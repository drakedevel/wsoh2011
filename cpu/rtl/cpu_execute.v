==> flow/design.v <==
module alu( 
   alu__cond, alu__out,
   alu__left, alu__right, alu__op
   );
   output             alu__cond;
   output reg [31:0]  alu__out;
   input [31:0]       alu__left;
   input [31:0]       alu__right;
   input [4:0] 	      alu__op;
   wire signed [31:0] alu__left_s;
   assign alu__cond = alu__out[0];
   assign alu__left_s = alu__left;
   always @* begin
      case (alu__op)
	5'd0:
	  alu__out = alu__left;
	5'd1:
	  alu__out = alu__right;
	5'd2:
	  alu__out = alu__left | alu__right;
	5'd3:
	  alu__out = alu__left ^ alu__right;
	5'd4:
	  alu__out = alu__left & alu__right;
	5'd5:
	  alu__out = alu__left == alu__right ? { 31'b0, 1'b1 } : 32'b0;
	5'd6:
	  alu__out = alu__left != alu__right ? { 31'b0, 1'b1 } : 32'b0;
	5'd7:
	  alu__out = alu__left < alu__right ? { 31'b0, 1'b1 } : 32'b0;
	5'd8:
	  alu__out = alu__left <= alu__right ? { 31'b0, 1'b1 } : 32'b0;
	5'd9:
	  alu__out = alu__left > alu__right ? { 31'b0, 1'b1 } : 32'b0;
	5'd10:
	  alu__out = alu__left >= alu__right ? { 31'b0, 1'b1 } : 32'b0;
	5'd11:
	  alu__out = alu__left << alu__right;
	5'd12:
	  alu__out = alu__left_s >> alu__right;
	5'd13:
	  alu__out = alu__left >> alu__right;
	5'd14:
	  alu__out = alu__left + alu__right;
	5'd15:
	  alu__out = alu__left - alu__right;
	5'd18:
	  alu__out = alu__left ? { 31'b0, 1'b1 } : 32'b0;
	5'd19:
	  alu__out = ~alu__left;
	5'd20:
	  alu__out = -alu__left;
	5'd16:
	  alu__out = alu__left == 0 ? { 31'b0, 1'b1 } : 32'b0;
	5'd17:
	  alu__out = alu__left != 0 ? { 31'b0, 1'b1 } : 32'b0;
	default:
	  alu__out = 32'bx;
      endcase
   end
endmodule
module cpu_execute( 
   alu__cond_3a, alu__out_3a, c__branch_3a, c__mem_addr_3a,
   c__mem_write_3a, c__to_push_3a, instruction_3a, pc_3a, r0_3a,
   r1_3a, st__to_pop_3a,
   alu__op_2a, c__alu_left_2a, c__alu_right_2a, c__branch_2a,
   c__mem_write_2a, c__to_push_2a, c__r0_2a, c__r1_2a, instruction_2a,
   kill_4a, pc_2a, pc_1a, st__top_0_2a, st__top_n_2a, st__to_pop_2a,
   clk, rst_b
   );
   output reg        alu__cond_3a;
   output reg [31:0] alu__out_3a;
   output reg [1:0]  c__branch_3a;
   output reg [7:0]  c__mem_addr_3a;
   output reg 	     c__mem_write_3a;
   output reg [2:0]  c__to_push_3a;
   output reg [47:0] instruction_3a;
   output reg [31:0] pc_3a;
   output reg [34:0] r0_3a;
   output reg [34:0] r1_3a;
   output reg [10:0] st__to_pop_3a;
   input [4:0] 	     alu__op_2a;
   input [1:0] 	     c__alu_left_2a;
   input [1:0] 	     c__alu_right_2a;
   input [1:0] 	     c__branch_2a;
   input 	     c__mem_write_2a;
   input [2:0]	     c__to_push_2a;
   input             c__r0_2a;
   input             c__r1_2a;
   input [47:0]      instruction_2a;
   input 	     kill_4a;
   input [31:0]      pc_2a;
   input [31:0]      pc_1a;
   input [34:0]      st__top_0_2a;
   input [34:0]      st__top_n_2a;
   input [10:0]      st__to_pop_2a;
   input 	     clk, rst_b;
   reg [31:0] 	     alu__left;
   reg [31:0] 	     alu__right;
   wire 	     killed;
   wire			alu__cond;		 
   wire [31:0]		alu__out;		 
   assign killed = kill_4a;
   always @* begin
      case (c__alu_left_2a)
	2'd0:
	  alu__left = instruction_2a[31:0];
	2'd1:
	  alu__left = st__top_0_2a[31:0];
	2'd2:
	  alu__left = st__top_n_2a[31:0];
	2'd3:
	  alu__left = pc_1a;
	default:
	  alu__left = 32'bx;
      endcase
      case (c__alu_right_2a)
	2'd0:
	  alu__right = instruction_2a[31:0];
	2'd1:
	  alu__right = st__top_0_2a[31:0];
	2'd2:
	  alu__right = st__top_n_2a[31:0];
	2'd3:
	  alu__right = r1_3a;
	default:
	  alu__right = 32'bx;
      endcase
   end
   always @(posedge clk or negedge rst_b) begin
      if (!rst_b) begin
	 alu__cond_3a <= 1'h0;
	 alu__out_3a <= 32'h0;
	 c__branch_3a <= 2'h0;
	 c__mem_addr_3a <= 8'h0;
	 c__mem_write_3a <= 1'h0;
	 c__to_push_3a <= 3'h0;
	 instruction_3a <= 48'h0;
	 pc_3a <= 32'h0;
	 r0_3a <= 35'h0;
	 r1_3a <= 35'h0;
	 st__to_pop_3a <= 11'h0;
      end else begin
	 alu__cond_3a <= alu__cond;
	 alu__out_3a <= alu__out;
	 if (killed) begin
	    st__to_pop_3a <= 11'h0;
	    c__branch_3a <= 2'h0;
	    c__mem_write_3a <= 1'h0;
	    c__to_push_3a <= 3'h0;
         end else begin
	    st__to_pop_3a <= st__to_pop_2a;
	    c__branch_3a <= c__branch_2a;
	    c__mem_addr_3a <= st__top_n_2a;
	    c__mem_write_3a <= c__mem_write_2a;
	    c__to_push_3a <= c__to_push_2a;
         end
	 instruction_3a <= instruction_2a;
	 pc_3a <= pc_2a;
         if (c__r0_2a && !killed) begin
            r0_3a <= st__top_0_2a;
         end
         if (c__r1_2a && !killed) begin
            r1_3a <= st__top_n_2a;
         end
      end
   end
   alu ALU(.alu__op(alu__op_2a),
	   .alu__cond			(alu__cond),
	   .alu__out			(alu__out[31:0]),
	   .alu__left			(alu__left[31:0]),
	   .alu__right			(alu__right[31:0]));
endmodule
* From RTL to reports: cpu_execute
What the tools print for cpu_execute, step after step.
Line numbers count from 1 in the design file above.
Operators: Yosys type, input widths -> output width; for muxes data width and select width s.
Cell names lack the library's common part.
Not given: n/a
- Top module :: cpu_execute
- Clock :: clk
- Library :: sky130hd
- Corner :: tt_025C_1v80

* Word-level counts
Yosys after proc, flatten, opt, wreduce and memory -nomap, before mapping. Enables and synchronous resets that opt folds into registers are not counted as muxes. Memory bits, and registers merged into a memory's read port (data or address), are not among the register bits. Print and check cells are not counted.
- Add/sub/neg operators :: 3
- Magnitude comparators :: 4
- Eq/ne operators :: 28
- Shift operators :: 3
- Multiplexer cells :: 15
- Bitwise operators :: 4
- Reductions and logical operators :: 9
** Operators with widths (count)
- $pmux 32 s20 :: 1
- $pmux 32 s4 :: 2
- $shr 32x32->32 :: 2
- $eq 5x4->1 const B :: 8
- $add 32x32->32 :: 1
- $sub 32x32->32 :: 1
- $ge 32x32->1 :: 1
- $gt 32x32->1 :: 1
- $le 32x32->1 :: 1
- $lt 32x32->1 :: 1
- $eq 32x32->1 :: 1
- $ne 32x32->1 :: 1
- $and 32x32->32 :: 1
- $or 32x32->32 :: 1
- $xor 32x32->32 :: 1
- $shl 32x32->32 :: 1
- $neg 32->32 :: 1
- $not 32->32 :: 1
- $logic_not 32->1 :: 1
- $reduce_bool 32->1 :: 1
- $eq 5x5->1 const B :: 5
- $eq 5x3->1 const B :: 4
- $mux 11 :: 1
- $eq 5x2->1 const B :: 2
- $mux 1 :: 9
- $eq 2x2->1 const B :: 4
- $eq 5x1->1 const B :: 1
- $logic_not 5->1 :: 1
Other operator kinds: 7; their cells: 10.
- Register bits after elaboration :: 208
- Input port bits :: 213
- Output and inout bits :: 208
- Cells after elaboration :: 77

* Longest topological paths
Yosys ltp: most cells in a row. Word level: on the elaborated netlist, between registers, memories and ports. Mapped: between sequential cells and ports; inverters and the memories' decode and read muxes count.
- Depth after elaboration :: 5
- ABC_AREA :: 0
- Depth in mapped cells :: 22
- Gate-level depth less buffers :: 15

* Synthesis result
The flow's flattened synthesis, as Yosys stat reports it; memories are mapped. The netlist is that of the ABC_AREA named above (0 if unset); the other value can give another one.
** Cell types
- dfrtp_1 :: count 207, total area 5.18E+03 um^2
- mux4_2 :: count 61, total area 1.37E+03 um^2
- mux2_2 :: count 119, total area 1.34E+03 um^2
- ha_1 :: count 94, total area 1.18E+03 um^2
- nor2_1 :: count 211, total area 792.01 um^2
- a21oi_1 :: count 146, total area 730.701 um^2
- mux2i_1 :: count 67, total area 670.643 um^2
- nand2_1 :: count 156, total area 585.562 um^2
- o21ai_0 :: count 112, total area 560.538 um^2
- clkbuf_1 :: count 109, total area 409.142 um^2
- xnor2_1 :: count 40, total area 350.336 um^2
- inv_1 :: count 87, total area 326.563 um^2
- a211oi_1 :: count 34, total area 255.245 um^2
- o211ai_1 :: count 32, total area 240.23 um^2
- a221oi_1 :: count 25, total area 218.96 um^2
- nor3_1 :: count 39, total area 195.187 um^2
- nor2b_1 :: count 29, total area 181.424 um^2
- buf_2 :: count 32, total area 160.154 um^2
Not listed: further types 63, cells in them 398.
- Cells in the netlist :: 1998
- Synthesis area :: 17702.0 um^2
- Area of sequential cells :: 5180.0 um^2
- Flip-flops :: 207
- Buffer cells :: 168
The figures by module come from a second, unflattened synthesis with its own total; it is not the netlist above.
- Cell total of the unflattened synthesis :: 1972
- Area total of the unflattened synthesis :: 18630.4 um^2
Each row is one instance without its submodules.
** By module
- alu :: times used 1, cells 1578, area 10476.3 um^2, sequential area 0.0 um^2
- cpu_execute :: times used 1, cells 394, area 8154.1 um^2, sequential area 5205.0 um^2

* Timing after synthesis
Source: OpenSTA report_checks on the synthesized netlist (no wires, ideal clock, input and output delay 20% of the period each), path of least setup slack; recovery checks are left aside. Register names are those of the netlist, which keeps one name where synthesis merged equal registers.
- Kind :: input-to-reg
- Start point :: in c__alu_right_2a[0]
- End point :: reg alu__out_3a[31]
- Period :: 8310 ps
- Input delay :: 1662 ps
- Setup time :: 143 ps
- Launch time at the first pin :: 1662 ps
- Arrival time :: 6431 ps
- Data required time :: 8167 ps
- Setup slack :: 1736 ps
- Delay of the path :: 4912 ps
- Stages on the path :: 19
- Buffers on the path :: 7
- Period reached after synthesis :: 6574 ps
"delay of the path" is the arrival time less input delay plus setup time.
"stages on the path" counts driving pins, that of a launching flip-flop among them; a cell with two outputs on the path counts twice.
"period reached after synthesis" is the clock period less the worst setup slack; recovery checks do not enter. This is arithmetic on one report: input and output delays are still those of the set period (20% each).
The rows between start and end are the longest chain of elaborated cells between them; the timing report does not say that the signal goes this way. Where chains are equally long, one stands for them.
Each line given opens the expression or statement behind the cell; cells for indexed reads and writes are added by Yosys, which also makes memories of some case tables.
- Cell sequence :: buf_2 buf_6 buf_2 mux2i_1 clkbuf_1 clkbuf_1 clkbuf_1 ha_1 clkbuf_1 o21a_1 a2111oi_0 o21bai_1 a31oi_1 o211a_1 a41oi_1 a31oi_1 xnor2_1 a2111oi_0 o22ai_1
- Cells in the longest elaborated chain :: 4
- Elaborated cells on any way between the ends :: 14
- RTL lines with such cells :: 10
- Classes of those cells :: 2 x add/sub; 3 x eq/ne; 3 x shift; 2 x mux; 3 x logic; 1 x reduce/logical
** Ends and longest elaborated chain, after synthesis
- from (decl) :: RTL line 84 : input [1:0] c__alu_right_2a;
- $eq 2x2->1 :: RTL line 117 : case (c__alu_right_2a)
- $pmux 32 s4 :: RTL line 117
- $sub 32x32->32 :: RTL line 46 : alu__out = alu__left - alu__right;
- $pmux 32 s20 :: RTL line 14 : case (alu__op)
- to (assign) :: RTL line 133 : alu__out_3a <= 32'h0;
- to (assign) :: RTL line 145 : alu__out_3a <= alu__out;
- to (decl) :: RTL line 72 : output reg [31:0] alu__out_3a;

* Timing after layout
Path of least setup slack in the final report of flow run A (OpenROAD, finished layout, wires in). Where an end is a register, its clock arrival counts in the times.
The report prints the path's times to 10 ps; the period is as set.
- Kind :: input-to-reg
- Start point :: in c__alu_left_2a[0]
- End point :: reg alu__out_3a[22]
- Period :: 6120 ps
- Input delay :: 1220 ps
- Setup time :: 120 ps
- Launch time at the first pin :: 1220 ps
- Arrival time :: 5870 ps
- Data required time :: 6570 ps
- Setup slack :: 700 ps
- Stages on the path :: 14
- Buffers on the path :: 2
The rows between start and end are the longest chain of elaborated cells between them; the timing report does not say that the signal goes this way. Where chains are equally long, one stands for them.
- Cell sequence :: buf_2 buf_4 mux4_2 ha_1 or3_1 nor3_1 nand4_1 nor2_1 nor3_2 o21ai_0 a21oi_1 xnor2_1 nand2_1 a32oi_1
- Cells in the longest elaborated chain :: 4
- Elaborated cells on any way between the ends :: 16
- RTL lines with such cells :: 12
- Classes of those cells :: 3 x add/sub; 3 x eq/ne; 3 x shift; 2 x mux; 4 x logic; 1 x reduce/logical
** Ends and longest elaborated chain, post-layout
- from (decl) :: RTL line 83 : input [1:0] c__alu_left_2a;
- $eq 2x2->1 :: RTL line 105 : case (c__alu_left_2a)
- $pmux 32 s4 :: RTL line 105
- $neg 32->32 :: RTL line 52 : alu__out = -alu__left;
- $pmux 32 s20 :: RTL line 14 : case (alu__op)
- to (assign) :: RTL line 133 : alu__out_3a <= 32'h0;
- to (assign) :: RTL line 145 : alu__out_3a <= alu__out;
- to (decl) :: RTL line 72 : output reg [31:0] alu__out_3a;

Subject: cpu_execute on sky130hd, stored results

Hello all,

Below are 2 stored runs of the flow (Yosys, OpenROAD; platform sky130hd) on cpu_execute, each with its settings and what was measured, unordered. Constraints: input delay and output delay 20% of the set period each, output load 0.01 pF.
"clock period achieved" means the clock period less the worst setup slack. The figure is calculated, with input and output delays left at 20% of the set period.
"worst path time" means the part of the period allowed to the worst setup path (the constraints hold back 20% at inputs and 20% at outputs) less its slack; where the path has registers, the arrival times of their clocks count too.
By "total power of the final layout" is meant OpenSTA's value without simulated activity: inputs other than the clock are taken to toggle once in ten clock periods, and the tool carries that through the logic.
"worst path time" is given in steps of 10 ps.

* Flow run A
** Files
==> flow/run.sh <==
#!/bin/bash
# the make line also repeats the synthesis and layout settings of config.mk as NAME=value (left out here)
make -C /OpenROAD-flow-scripts/flow DESIGN_CONFIG=/design/flow/config.mk WORK_HOME=/design/flow/orfs CLKGATE_MAP_FILE= finish
==> flow/config.mk <==
export PLATFORM = sky130hd
export DESIGN_NAME = cpu_execute
export DESIGN_NICKNAME = cpu_execute
export VERILOG_FILES = /design/flow/design.v
export SDC_FILE = /design/flow/constraint.sdc
export NUM_CORES = 4
export LEC_CHECK = 0
export ABC_AREA = 0
export CAP_MARGIN = 20
export CELL_PAD_IN_SITES_GLOBAL_PLACEMENT = 0
export CORE_MARGIN = 2
export CORE_UTILIZATION = 17
export CTS_CLUSTER_DIAMETER = 119
export GPL_ROUTABILITY_DRIVEN = 0
export MAX_ROUTING_LAYER = met4
export PLACE_DENSITY = 0.7
export SLEW_MARGIN = 20
==> flow/constraint.sdc <==
create_clock -name core_clock -period 6.12 [get_ports {clk}]
set_input_delay 1.2240 -clock core_clock [delete_from_list [all_inputs] [get_ports {clk}]]
set_output_delay 1.2240 -clock core_clock [all_outputs]
set_load 0.01 [all_outputs]
** Results
- Post-route utilization :: 0.236
- Setup slack of the critical path :: 699 ps
- Synthesized cell area :: 17,702.0 um^2
- Total die area :: 106,726.0 um^2
- Clock period achieved :: 5,421 ps
- Total power of the final layout :: 5,803 µW
- Standard-cell area after routing :: 24,412.2 um^2
- Worst path time :: 4,200 ps
- Class of the worst setup path :: input-to-reg
- Setup total negative slack :: 0 ps

* Flow run B
** Files
==> flow/run.sh <==
#!/bin/bash
# the make line also repeats the synthesis and layout settings of config.mk as NAME=value (left out here)
make -C /OpenROAD-flow-scripts/flow DESIGN_CONFIG=/design/flow/config.mk WORK_HOME=/design/flow/orfs CLKGATE_MAP_FILE= finish
==> flow/config.mk <==
export PLATFORM = sky130hd
export DESIGN_NAME = cpu_execute
export DESIGN_NICKNAME = cpu_execute
export VERILOG_FILES = /design/flow/design.v
export SDC_FILE = /design/flow/constraint.sdc
export NUM_CORES = 4
export LEC_CHECK = 0
export ABC_AREA = 1
export CAP_MARGIN = 25
export CORE_MARGIN = 2
export CORE_UTILIZATION = 61
export CTS_CLUSTER_DIAMETER = 138
export GPL_ROUTABILITY_DRIVEN = 1
export GPL_TIMING_DRIVEN = 0
export SETUP_SLACK_MARGIN = 1.17
export SLEW_MARGIN = 20
==> flow/constraint.sdc <==
create_clock -name core_clock -period 4.22 [get_ports {clk}]
set_input_delay 0.8440 -clock core_clock [delete_from_list [all_inputs] [get_ports {clk}]]
set_output_delay 0.8440 -clock core_clock [all_outputs]
set_load 0.01 [all_outputs]
** Results
No results, routing failed with GRT-0116.

Thanks
